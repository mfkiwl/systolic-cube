==> flow/design.v <==
module micro_controller #(
    parameter ARRAY_NUM     = 3,
    parameter BLOCK_NUM     = 3,
    parameter CUBE_NUM      = 3,
    parameter RAM_DEPTH     = 2048
) (
    input  wire                     iClk,
    input  wire                     iRst,
    input  wire                     iStart,
    output wire                     oReady,
    output reg                      oClearAcc,
    output reg  [3*ARRAY_NUM-1:0]   oInputPattern,
    output reg  [ARRAY_NUM-2:0]     oPassDataLeft,
    output reg                      oDataRdValid,
    output wire [$clog2(RAM_DEPTH)-1:0] oAddrRd,
    input  wire                     iAllResultFifoHasData,
    output reg  [ARRAY_NUM*BLOCK_NUM*CUBE_NUM-1:0] oResultRdEn,
    output wire                     oWriteEn,
    output reg  [$clog2(RAM_DEPTH)-1:0] oAddrWr,
    output wire [2:0]               oResultFifoSel  
);
localparam IDLE   = 'd0,
           CONFIG = 'd1;
localparam PATTERN_1 = 3'd0,
           PATTERN_2 = 3'd1,
           PATTERN_3 = 3'd2,
           PATTERN_4 = 3'd3,
           PATTERN_5 = 3'd4,
           NOT_CARE  = 3'd5;
localparam CLEAR_ACC_LATENCY = 27,
           CLEAR_CNT_LATENCY = 30;
reg       state;
reg       nxt_state;
reg [4:0] counter;
wire      one_block_finish;
wire      addr_valid;
assign one_block_finish = (counter == CLEAR_CNT_LATENCY);
assign oAddrRd = counter * 4;
assign oReady = (state == IDLE);
assign addr_valid = (state == CONFIG);
always @(posedge iClk) begin
    if (iRst) begin
        oDataRdValid <= 'd0;
    end else begin
        oDataRdValid <= addr_valid;
    end
end
always @(*) begin
    case (state)
        IDLE :
            nxt_state = iStart;
        CONFIG :
            nxt_state = ~one_block_finish;
    endcase
end
always @(posedge iClk) begin
    if (iRst) begin
        state <= IDLE;
    end else begin
        state <= nxt_state;
    end
end
always @(posedge iClk) begin
    if (iRst) begin
        counter <= 'd0;
    end else begin
        if (state == CONFIG) begin
            if (one_block_finish) begin
                counter <= 'd0;
            end else begin
                counter <= counter + 'd1;
            end
        end
    end
end
always @(posedge iClk) begin
    if (iRst) begin
        oClearAcc <= 'd0;
    end else begin
        oClearAcc <= (counter == CLEAR_ACC_LATENCY);
    end
end
always @(posedge iClk) begin 
    if (iRst) begin
        oInputPattern <= 'd0;
    end else begin
        case (counter)
            'd0 : oInputPattern <= {NOT_CARE, NOT_CARE, PATTERN_1};
            'd1 : oInputPattern <= {NOT_CARE, PATTERN_1, PATTERN_2};
            'd2 : oInputPattern <= {PATTERN_1, PATTERN_2, PATTERN_3};
            'd3 : oInputPattern <= {PATTERN_2, PATTERN_3, PATTERN_4};
            'd4 : oInputPattern <= {PATTERN_3, PATTERN_4, PATTERN_5};
            'd5 : oInputPattern <= {PATTERN_4, PATTERN_5, NOT_CARE};
            'd6 : oInputPattern <= {PATTERN_5, NOT_CARE, NOT_CARE};
            'd7 : oInputPattern <= {PATTERN_3, NOT_CARE, NOT_CARE};
            'd8 : oInputPattern <= {PATTERN_4, NOT_CARE, NOT_CARE};
            'd9 : oInputPattern <= {PATTERN_5, NOT_CARE, PATTERN_1};
            'd10 : oInputPattern <= {PATTERN_3, PATTERN_1, PATTERN_2};
            'd11 : oInputPattern <= {PATTERN_4, PATTERN_2, PATTERN_3};
            'd12 : oInputPattern <= {PATTERN_5, PATTERN_3, PATTERN_4};
            'd13 : oInputPattern <= {PATTERN_3, PATTERN_4, PATTERN_5};
            'd14 : oInputPattern <= {PATTERN_4, PATTERN_5, NOT_CARE};
            'd15 : oInputPattern <= {PATTERN_5, NOT_CARE, NOT_CARE};
            'd16 : oInputPattern <= {PATTERN_3, NOT_CARE, NOT_CARE};
            'd17 : oInputPattern <= {PATTERN_4, NOT_CARE, NOT_CARE};
            'd18 : oInputPattern <= {PATTERN_5, NOT_CARE, PATTERN_1};
            'd19 : oInputPattern <= {PATTERN_3, PATTERN_1, PATTERN_2};
            'd20 : oInputPattern <= {PATTERN_4, PATTERN_2, PATTERN_3};
            'd21 : oInputPattern <= {PATTERN_5, PATTERN_3, PATTERN_4};
            'd22 : oInputPattern <= {PATTERN_3, PATTERN_4, PATTERN_5};
            'd23 : oInputPattern <= {PATTERN_4, PATTERN_5, NOT_CARE};
            'd24 : oInputPattern <= {PATTERN_5, NOT_CARE, NOT_CARE};
            'd25 : oInputPattern <= {PATTERN_3, NOT_CARE, NOT_CARE};
            'd26 : oInputPattern <= {PATTERN_4, NOT_CARE, NOT_CARE};
            'd27 : oInputPattern <= {PATTERN_5, NOT_CARE, PATTERN_1};
            'd28 : oInputPattern <= {PATTERN_3, PATTERN_1, PATTERN_2};
            'd29 : oInputPattern <= {PATTERN_4, PATTERN_2, PATTERN_3};
            'd30 : oInputPattern <= {PATTERN_5, PATTERN_3, PATTERN_4};
            default : oInputPattern <= {NOT_CARE, NOT_CARE, NOT_CARE};
        endcase
    end
end
always @(posedge iClk) begin 
    if (iRst) begin
        oPassDataLeft <= 'd0;
    end else begin
        case (counter)
            'd0 : oPassDataLeft <= 2'd0;
            'd1 : oPassDataLeft <= 2'd0;
            'd2 : oPassDataLeft <= 2'd0;
            'd3 : oPassDataLeft <= 2'd1;
            'd4 : oPassDataLeft <= 2'd3;
            'd5 : oPassDataLeft <= 2'd3;
            'd6 : oPassDataLeft <= 2'd3;
            'd7 : oPassDataLeft <= 2'd3;
            'd8 : oPassDataLeft <= 2'd3;
            'd9 : oPassDataLeft <= 2'd2;
            'd10 : oPassDataLeft <= 2'd0;
            'd11 : oPassDataLeft <= 2'd0;
            'd12 : oPassDataLeft <= 2'd1;
            'd13 : oPassDataLeft <= 2'd3;
            'd14 : oPassDataLeft <= 2'd3;
            'd15 : oPassDataLeft <= 2'd3;
            'd16 : oPassDataLeft <= 2'd3;
            'd17 : oPassDataLeft <= 2'd3;
            'd18 : oPassDataLeft <= 2'd2;
            'd19 : oPassDataLeft <= 2'd0;
            'd20 : oPassDataLeft <= 2'd0;
            'd21 : oPassDataLeft <= 2'd1;
            'd22 : oPassDataLeft <= 2'd3;
            'd23 : oPassDataLeft <= 2'd3;
            'd24 : oPassDataLeft <= 2'd3;
            'd25 : oPassDataLeft <= 2'd3;
            'd26 : oPassDataLeft <= 2'd3;
            'd27 : oPassDataLeft <= 2'd2;
            'd28 : oPassDataLeft <= 2'd0;
            'd29 : oPassDataLeft <= 2'd0;
            'd30 : oPassDataLeft <= 2'd1;
            default : oPassDataLeft <= 2'd0;
        endcase
    end
end
reg        state_wr;
reg        nxt_state_wr;
wire       one_block_finish_wr;
reg  [3:0] counter_wr;
reg        write_en_dly, write_en_dly2;
reg  [2:0] result_fifo_dly, result_fifo_dly2;
localparam CLEAR_CNT_LATENCY_WR = 6;
assign oResultFifoSel = result_fifo_dly2;
assign oWriteEn = write_en_dly2;
assign one_block_finish_wr = (counter_wr == CLEAR_CNT_LATENCY_WR);
always @(*) begin
    case (state_wr)
        IDLE : nxt_state_wr = iAllResultFifoHasData;
        CONFIG : nxt_state_wr = ~one_block_finish_wr;
    endcase
end
always @(posedge iClk) begin
    if (iRst) begin
        state_wr <= 'd0;
    end else begin
        state_wr <= nxt_state_wr;
    end
end
always @(posedge iClk) begin
    if (iRst) begin
        counter_wr <= 'd0;
    end else begin
        if (state_wr == CONFIG) begin
            if (one_block_finish_wr) begin
                counter_wr <= 'd0;
            end else begin
                counter_wr <= counter_wr + 'd1;
            end
        end
    end
end
always @(posedge iClk) begin
    if (iRst) begin
        oResultRdEn <= 'd0;
    end else if (state_wr == CONFIG) begin
        case (counter_wr)
            'd0 : oResultRdEn <= 27'h000_000f;
            'd1 : oResultRdEn <= 27'h000_00f0;
            'd2 : oResultRdEn <= 27'h000_0f00;
            'd3 : oResultRdEn <= 27'h000_f000;
            'd4 : oResultRdEn <= 27'h00f_0000;
            'd5 : oResultRdEn <= 27'h0f0_0000;
            'd6 : oResultRdEn <= 27'h700_0000;
            default : oResultRdEn <= 27'd0;
        endcase
    end else begin
        oResultRdEn <= 27'd0;
    end
end
always @(posedge iClk) begin
    if (iRst) begin
        result_fifo_dly <= 'd0;
    end else if (state_wr == CONFIG) begin
        result_fifo_dly <= counter_wr;
    end else begin
        result_fifo_dly <= 3'd0;
    end
end
always @(posedge iClk) begin
    if (iRst) begin
        result_fifo_dly2 <= 'd0;
    end else begin
        result_fifo_dly2 <= result_fifo_dly;
    end
end
always @(posedge iClk) begin
    if (iRst) begin
        write_en_dly <= 'd0;
        write_en_dly2 <= 'd0;
    end begin
        write_en_dly <= (state_wr == CONFIG);
        write_en_dly2 <= write_en_dly;
    end
end
always @(posedge iClk) begin
    if (iRst) begin
        oAddrWr <= 'd0;
    end begin
        if (write_en_dly2) begin
            oAddrWr <= oAddrWr + 'd4;
        end
    end
end
endmodule
From RTL to reports: micro_controller
Tool output for the design above, in the order of the flow.
Lines are those of the file above, counted from 1.
Cell names lack the library's common part.
The mark - stands for no value.
- top module: micro_controller
- clock port: iClk
- standard-cell library: sky130hd
- corner: tt_025C_1v80

Elaborated design
Counts by Yosys on the flattened word-level netlist (proc, flatten, opt, wreduce; memories kept). Register bits leave out memories and registers merged into their read ports (data or address). Print and check cells are left out.
Memory sizes are those after Yosys's memory passes, which may raise the word count (mostly to a power of two), join words into wider ones and drop unused or constant bits.
- ROM bits at 352
- RAM bits: 0
- memories kept at 2
- word width x clocked read ports at 11
- flip-flop bits (word level) at 59
- latch bits: 0
- multiplexer cells at 7
- add/subtract/negate cells: 3
- magnitude comparators: 0
- noted reductions and logical operators: 3
- bitwise operators at 4
- shift-type cells at 0
- noted divide/modulo/power cells: 0
- equal/unequal tests at 8
- multipliers at 0
- memory list (name ; depth ; bits a word ; read ports ; write ports ; line ; source):
    (name not given) ; 32 ; 9 ; 1 ; 0 ; 87 ; case (counter)
    (name not given) ; 32 ; 2 ; 1 ; 0 ; 127 ; case (counter)
- operator list (operator ; count):
    27-bit case mux with 7-bit select ; 1
    11-bit two-way mux ; 2
    4-bit by 3-bit equality test with 1-bit output with constant B ; 3
    11-bit by 3-bit adder with 11-bit output with constant B ; 1
    5-bit equality test with constant B ; 2
    4-bit by 2-bit equality test with 1-bit output with constant B ; 2
    5-bit by 1-bit adder with 5-bit output with constant B ; 1
    5-bit two-way mux ; 1
    1-bit NOT ; 4
    4-bit by 1-bit adder with 4-bit output with constant B ; 1
    4-bit by 1-bit equality test with 1-bit output with constant B ; 1
    4-bit logical NOT ; 1
    4-bit two-way mux ; 1
    1-bit case mux with 2-bit select ; 2
    2-bit nonzero test ; 1
    2-bit OR reduction ; 1

Logic depth
Yosys ltp: most cells in a row. Word level: on the elaborated netlist, between registers, memories and ports. Mapped: between sequential cells and ports; inverters and the memories' decode and read muxes count.
- depth in word-level cells: 3
- ABC_AREA: 0
- depth in mapped cells at 7
- depth with buffers taken out at 6

After synthesis
Yosys stat after the flow's synthesis: flattened, memories mapped to cells. It holds for the ABC_AREA given above (unset counts as 0); a run with the other value may have another netlist.
Totals and module areas in this step are rounded.
- mapped flip-flops at 48
- noted area of sequential cells: 1050 sq um
- mapped cells at 286
- cell area after synthesis at 2560 sq um
- cells by type (type ; count ; total area (sq um)):
    dfxtp_1 ; 39 ; 780.749
    edfxtp_1 ; 9 ; 270.259
    buf_4 ; 29 ; 217.709
    ha_1 ; 14 ; 175.168
    nor2_1 ; 29 ; 108.854
    a21oi_1 ; 15 ; 75.072
    nor2b_1 ; 11 ; 68.816
    nand2_1 ; 18 ; 67.565
    mux2i_1 ; 6 ; 60.058
    nor3_1 ; 10 ; 50.048
    o21ai_0 ; 9 ; 45.043
    and2_1 ; 7 ; 43.792
    xnor2_1 ; 5 ; 43.792
    buf_2 ; 8 ; 40.038
    nand2b_1 ; 6 ; 37.536
    inv_1 ; 9 ; 33.782
    a211oi_1 ; 4 ; 30.029
    nand3_1 ; 6 ; 30.029
Other cell types: 29; their cells: 52.

Worst setup path after synthesis
Path of least setup slack by OpenSTA after synthesis, without wires, with an ideal clock, recovery checks aside; 20% of the period is set as input and as output delay. Where synthesis merged equal registers, the netlist keeps one of their names.
- kind: reg-to-reg
- from: register counter[1]
- to: register oInputPattern[0]
- noted buffers on the path: 0
- setup slack: 0.115 ns
- stages: 5
- path delay: 1.735 ns
- period at 1.85 ns
- noted arrival time: 1.656 ns
- synthesis period reached: 1.735 ns
"path delay" is the arrival time less input delay plus setup time.
"stages": output pins that drive a net of the path, with the launching flip-flop's if there is one; two outputs of one cell count as two.
"synthesis period reached" = period - worst setup slack (recovery checks aside). The figure is calculated, with input and output delays left at 20% of the set period.
A register here has more assigning lines than the two given.
- cells stage by stage: dfxtp_1 > inv_1 > ha_1 > mux4_2 > a211oi_2
- ends and longest elaborated chain, post-synthesis (item ; line ; source):
    from (decl) ; 34 ; reg [4:0] counter;
    from (assign) ; 65 ; counter <= 'd0;
    from (assign) ; 71 ; counter <= counter + 'd1;
    to (assign) ; 88 ; 'd0 : oInputPattern <= {NOT_CARE, NOT_CARE, PATTERN_1};
    to (assign) ; 89 ; 'd1 : oInputPattern <= {NOT_CARE, PATTERN_1, PATTERN_2};
    to (decl) ; 12 ; output reg  [3*ARRAY_NUM-1:0]   oInputPattern,
Chain of elaborated cells between the ends: none given.

Worst path after layout
From the final timing report of job 1: the path of least setup slack in the routed layout; clock arrival at registers is part of the times.
- kind: reg-to-reg
- from: register counter[0]
- to: register oInputPattern[0]
- noted buffers on the path: 1
- stages: 5
- noted arrival time: 1.77 ns
- setup slack: 0.05 ns
- period at 1.59 ns
A register here has more assigning lines than the two given.
- cells stage by stage: dfxtp_4 > buf_8 > ha_2 > mux4_2 > a211oi_4
- ends and longest elaborated chain, after layout (item ; line ; source):
    from (decl) ; 34 ; reg [4:0] counter;
    from (assign) ; 65 ; counter <= 'd0;
    from (assign) ; 71 ; counter <= counter + 'd1;
    to (assign) ; 88 ; 'd0 : oInputPattern <= {NOT_CARE, NOT_CARE, PATTERN_1};
    to (assign) ; 89 ; 'd1 : oInputPattern <= {NOT_CARE, PATTERN_1, PATTERN_2};
    to (decl) ; 12 ; output reg  [3*ARRAY_NUM-1:0]   oInputPattern,
Chain of elaborated cells between the ends: none given.

Below are 2 stored runs of the flow (Yosys, OpenROAD; platform sky130hd) on micro_controller, each with its settings and what was measured, unordered. Constraints: input delay and output delay 20% of the set period each, output load 0.01 pF.
"reached clock period": clock period set for the run, less the worst setup slack. It is reckoned from that one timing run; input and output delays stay at 20% of the period that was set.
By "total power after layout" is meant OpenSTA's value without simulated activity: inputs other than the clock are taken to toggle once in ten clock periods, and the tool carries that through the logic.
Results are given in rounded form.

Job 1
Settings were period_ns = 1.59; CORE_UTILIZATION = 56; SETUP_SLACK_MARGIN = 0.26; PLACE_DENSITY_LB_ADDON = 0.09; HOLD_SLACK_MARGIN = 0.03; CORE_ASPECT_RATIO = 1.76; GPL_TIMING_DRIVEN = 1; CTS_CLUSTER_SIZE = 16; CTS_CLUSTER_DIAMETER = 84; SLEW_MARGIN = 20; MIN_ROUTING_LAYER = met2; CAP_MARGIN = 20; CORE_MARGIN = 2
- synthesized cell area: 2560 sq um
- noted the die size: 5140 sq um
- utilization: 82.0%
- worst setup slack after layout at 0.052 ns
- summed negative setup slack at 0.000 ns
- noted the post-route worst hold slack: 0.340 ns
- noted the total power after layout: 2680 µW
- reached clock period: 1.538 ns

Job 2
Settings were period_ns = 1.59; CORE_UTILIZATION = 57; SETUP_SLACK_MARGIN = 0.06; PLACE_DENSITY_LB_ADDON = 0.08; CORE_ASPECT_RATIO = 0.58; TNS_END_PERCENT = 90; ABC_AREA = 0; GPL_ROUTABILITY_DRIVEN = 1; CAP_MARGIN = 20; CORE_MARGIN = 2; SLEW_MARGIN = 20
- synthesized cell area: 2560 sq um
- noted the die size: 5060 sq um
- utilization: 80.9%
- worst setup slack after layout at 0.089 ns
- summed negative setup slack at 0.000 ns
- noted the post-route worst hold slack: 0.330 ns
- noted the total power after layout: 2720 µW
- reached clock period: 1.501 ns
