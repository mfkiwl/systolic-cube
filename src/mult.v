==> flow/design.v <==
module mult (
  input  wire        iClk,
  input  wire        iRst,
  input  wire [7:0]  iData1,
  input  wire [7:0]  iData2,
  output reg  [19:0] oResult
);
always @(posedge iClk) begin
  if (iRst) begin
    oResult <= 'd0;
  end else begin
    oResult <= iData1 * iData2;
  end
end
endmodule
Step by step through the tools: mult
What the tools print for mult, step after step.
Line numbers count from 1 in the design file above.
Cell names lack the library's common part.
{ "setup": {"top_module": "mult", "clock": "iClk", "cell_library": "sky130hd", "lib_corner": "tt_025C_1v80"} }

After elaboration
Yosys after proc, flatten, opt, wreduce and memory -nomap, before mapping. Enables and synchronous resets that opt folds into registers are not counted as muxes. Memory bits, and registers merged into a memory's read port (data or address), are not among the register bits. Print and check cells are not counted. Equal cells are merged and count once.
{ "word_totals": {"ff_bits": 20, "out_inout_bits": 20, "elab_cells": 2} }
{ "op_classes": {"multipliers": 1} }
{ "op_table": {"columns": ["operator", "count"], "rows": [
  ["8-bit by 8-bit multiplier with 16-bit output", 1]
]} }

Logic depth
Longest topological path by Yosys (ltp), each cell counted once; first at word level (registers and memories cut), then after technology mapping (sequential cells cut; the memories' decode and read muxes count).
{ "logic_depth": {"depth_word": 1, "ABC_AREA": 0, "depth_mapped": 15, "ltp_nobuf": 15} }

Netlist
The flow's flattened synthesis, as Yosys stat reports it; memories are mapped. The netlist is that of the ABC_AREA named above (0 if unset); the other value can give another one.
Totals and module areas in this step are rounded.
{ "types": {"columns": ["cell_type", "count", "area_total_um2"], "rows": [
  ["fa_1", 36, 720.691],
  ["ha_1", 36, 450.432],
  ["dfxtp_1", 16, 320.307],
  ["and2_1", 45, 281.52],
  ["inv_1", 51, 191.434],
  ["nand2_1", 21, 78.826],
  ["nor2_1", 16, 60.058],
  ["nor2b_1", 8, 50.048],
  ["mux2_1", 4, 45.043],
  ["a21o_1", 5, 37.536],
  ["a21oi_1", 6, 30.029],
  ["buf_4", 4, 30.029],
  ["nand3_1", 5, 25.024],
  ["o21ai_0", 5, 25.024],
  ["a211oi_1", 3, 22.522],
  ["xor2_1", 2, 17.517],
  ["a221oi_2", 1, 15.014],
  ["o21a_1", 2, 15.014]
]} }
Not listed: further types 17, cells in them 19.
{ "mapped": {"cells": 285, "yosys_area_um2": 2546, "sequential_area_um2": 320.3, "ffs": 16} }

Path before layout
OpenSTA on the mapped netlist: ideal clock, no wires. The path of least setup slack (recovery checks aside). Input and output delay are each 20% of the period. Register names are those of the netlist, which keeps one name where synthesis merged equal registers.
{ "synth_path": {"path_type": "input to register", "startpoint": "in iData2[7]", "endpoint": "reg oResult[14]", "tclk_ns": 6.23, "input_delay_ns": 1.246, "setup_time_ns": 0.123, "t_first_pin_ns": 1.246, "t_arrival_ns": 4.976, "setup_slack_ns": 1.130, "delay_ns": 3.853, "stages": 13, "path_buffers": 0, "period_less_setup_slack_ns": 5.1} }
"delay_ns" = arrival - input delay + setup time.
"stages": output pins that drive a net of the path, with the launching flip-flop's if there is one; two outputs of one cell count as two.
"period_less_setup_slack_ns" = period - worst setup slack (recovery checks aside). The figure is calculated, with input and output delays left at 20% of the set period.
Between the ends stands the longest chain of elaborated cells between them, by number of cells; it is not shown to be the way that was timed. Of several equally long chains one is given.
Each line given opens the expression or statement behind the cell; cells for indexed reads and writes are added by Yosys, which also makes memories of some case tables.
{ "synth_via": {"cell_sequence": "and2_1 > fa_1 > fa_1 > fa_1 > inv_1 > fa_1 > inv_1 > ha_1 > a21o_1 > a21oi_2 > o21ai_2 > a221oi_2 > mux2_1", "elab_chain_len": 1} }
{ "synth_rtl": {"columns": ["element", "line", "rtl"], "rows": [
  ["start: declaration", 5, "input  wire [7:0]  iData2,"],
  ["8-bit by 8-bit multiplier with 16-bit output", 12, "oResult <= iData1 * iData2;"],
  ["end: assignment", 10, "oResult <= 'd0;"],
  ["end: assignment", 12, null],
  ["end: declaration", 6, "output reg  [19:0] oResult"]
]} }

Worst path after layout
Path of least setup slack in the final report of run 1 (OpenROAD, finished layout, wires in). Where an end is a register, its clock arrival counts in the times.
{ "layout_path": {"path_type": "input to register", "startpoint": "in iData1[2]", "endpoint": "reg oResult[14]", "tclk_ns": 4.58, "input_delay_ns": 0.92, "setup_time_ns": 0.11, "t_first_pin_ns": 0.92, "t_arrival_ns": 4.57, "setup_slack_ns": 0.15, "stages": 14, "path_buffers": 1} }
Between the ends stands the longest chain of elaborated cells between them, by number of cells; it is not shown to be the way that was timed. Of several equally long chains one is given.
{ "layout_via": {"cell_sequence": "buf_4 > and2_4 > fa_1 > fa_1 > fa_1 > inv_2 > fa_1 > inv_2 > ha_4 > a21o_1 > a21oi_2 > o21ai_2 > a221oi_2 > mux2_1", "elab_chain_len": 1} }
{ "layout_rtl": {"columns": ["element", "line", "rtl"], "rows": [
  ["start: declaration", 4, "input  wire [7:0]  iData1,"],
  ["8-bit by 8-bit multiplier with 16-bit output", 12, "oResult <= iData1 * iData2;"],
  ["end: assignment", 10, "oResult <= 'd0;"],
  ["end: assignment", 12, null],
  ["end: declaration", 6, "output reg  [19:0] oResult"]
]} }

Appendix: measured runs

Measured data: module mult, platform sky130hd, 2 stored runs of the flow under differing settings, order arbitrary. Input and output delays are each 20% of the period that was set; the output load is 0.01 pF.
"clock period reached" means the clock period less the worst setup slack. The figure is calculated, with input and output delays left at 20% of the set period.
By "total design power" is meant OpenSTA's value without simulated activity: inputs other than the clock are taken to toggle once in ten clock periods, and the tool carries that through the logic.
Measured values are rounded.

==> run 1: settings <==
{ "period_ns": 4.58, "CORE_UTILIZATION": 41, "SETUP_SLACK_MARGIN": 1.28, "PLACE_DENSITY_LB_ADDON": 0.19, "CORE_ASPECT_RATIO": 1.75, "CELL_PAD_IN_SITES_GLOBAL_PLACEMENT": 3, "CAP_MARGIN": 25, "SLEW_MARGIN": 15, "MAX_ROUTING_LAYER": "met4", "CORE_MARGIN": 2 }
==> run 1: results <==
area inside the die boundary: 6,881 um^2
lowest setup slack: 0.153 ns
total design power: 1,627 uW
synthesized cell area: 2,546 um^2
final worst hold slack: 1.152 ns
clock period reached: 4.427 ns
standard-cell area of the final layout: 3,711 um^2
summed negative setup slack: 0.000 ns

==> run 2: settings <==
{ "period_ns": 5.0, "CORE_UTILIZATION": 55, "SETUP_SLACK_MARGIN": 0.68, "PLACE_DENSITY_LB_ADDON": 0.03, "CORE_ASPECT_RATIO": 0.88, "CELL_PAD_IN_SITES_GLOBAL_PLACEMENT": 3, "ABC_AREA": 1, "GPL_ROUTABILITY_DRIVEN": 0, "CTS_CLUSTER_DIAMETER": 320, "CAP_MARGIN": 5, "MIN_ROUTING_LAYER": "met2", "MAX_ROUTING_LAYER": "met5", "CORE_MARGIN": 2, "SLEW_MARGIN": 20 }
==> run 2: results <==
no results, placement failed with FLW-0024
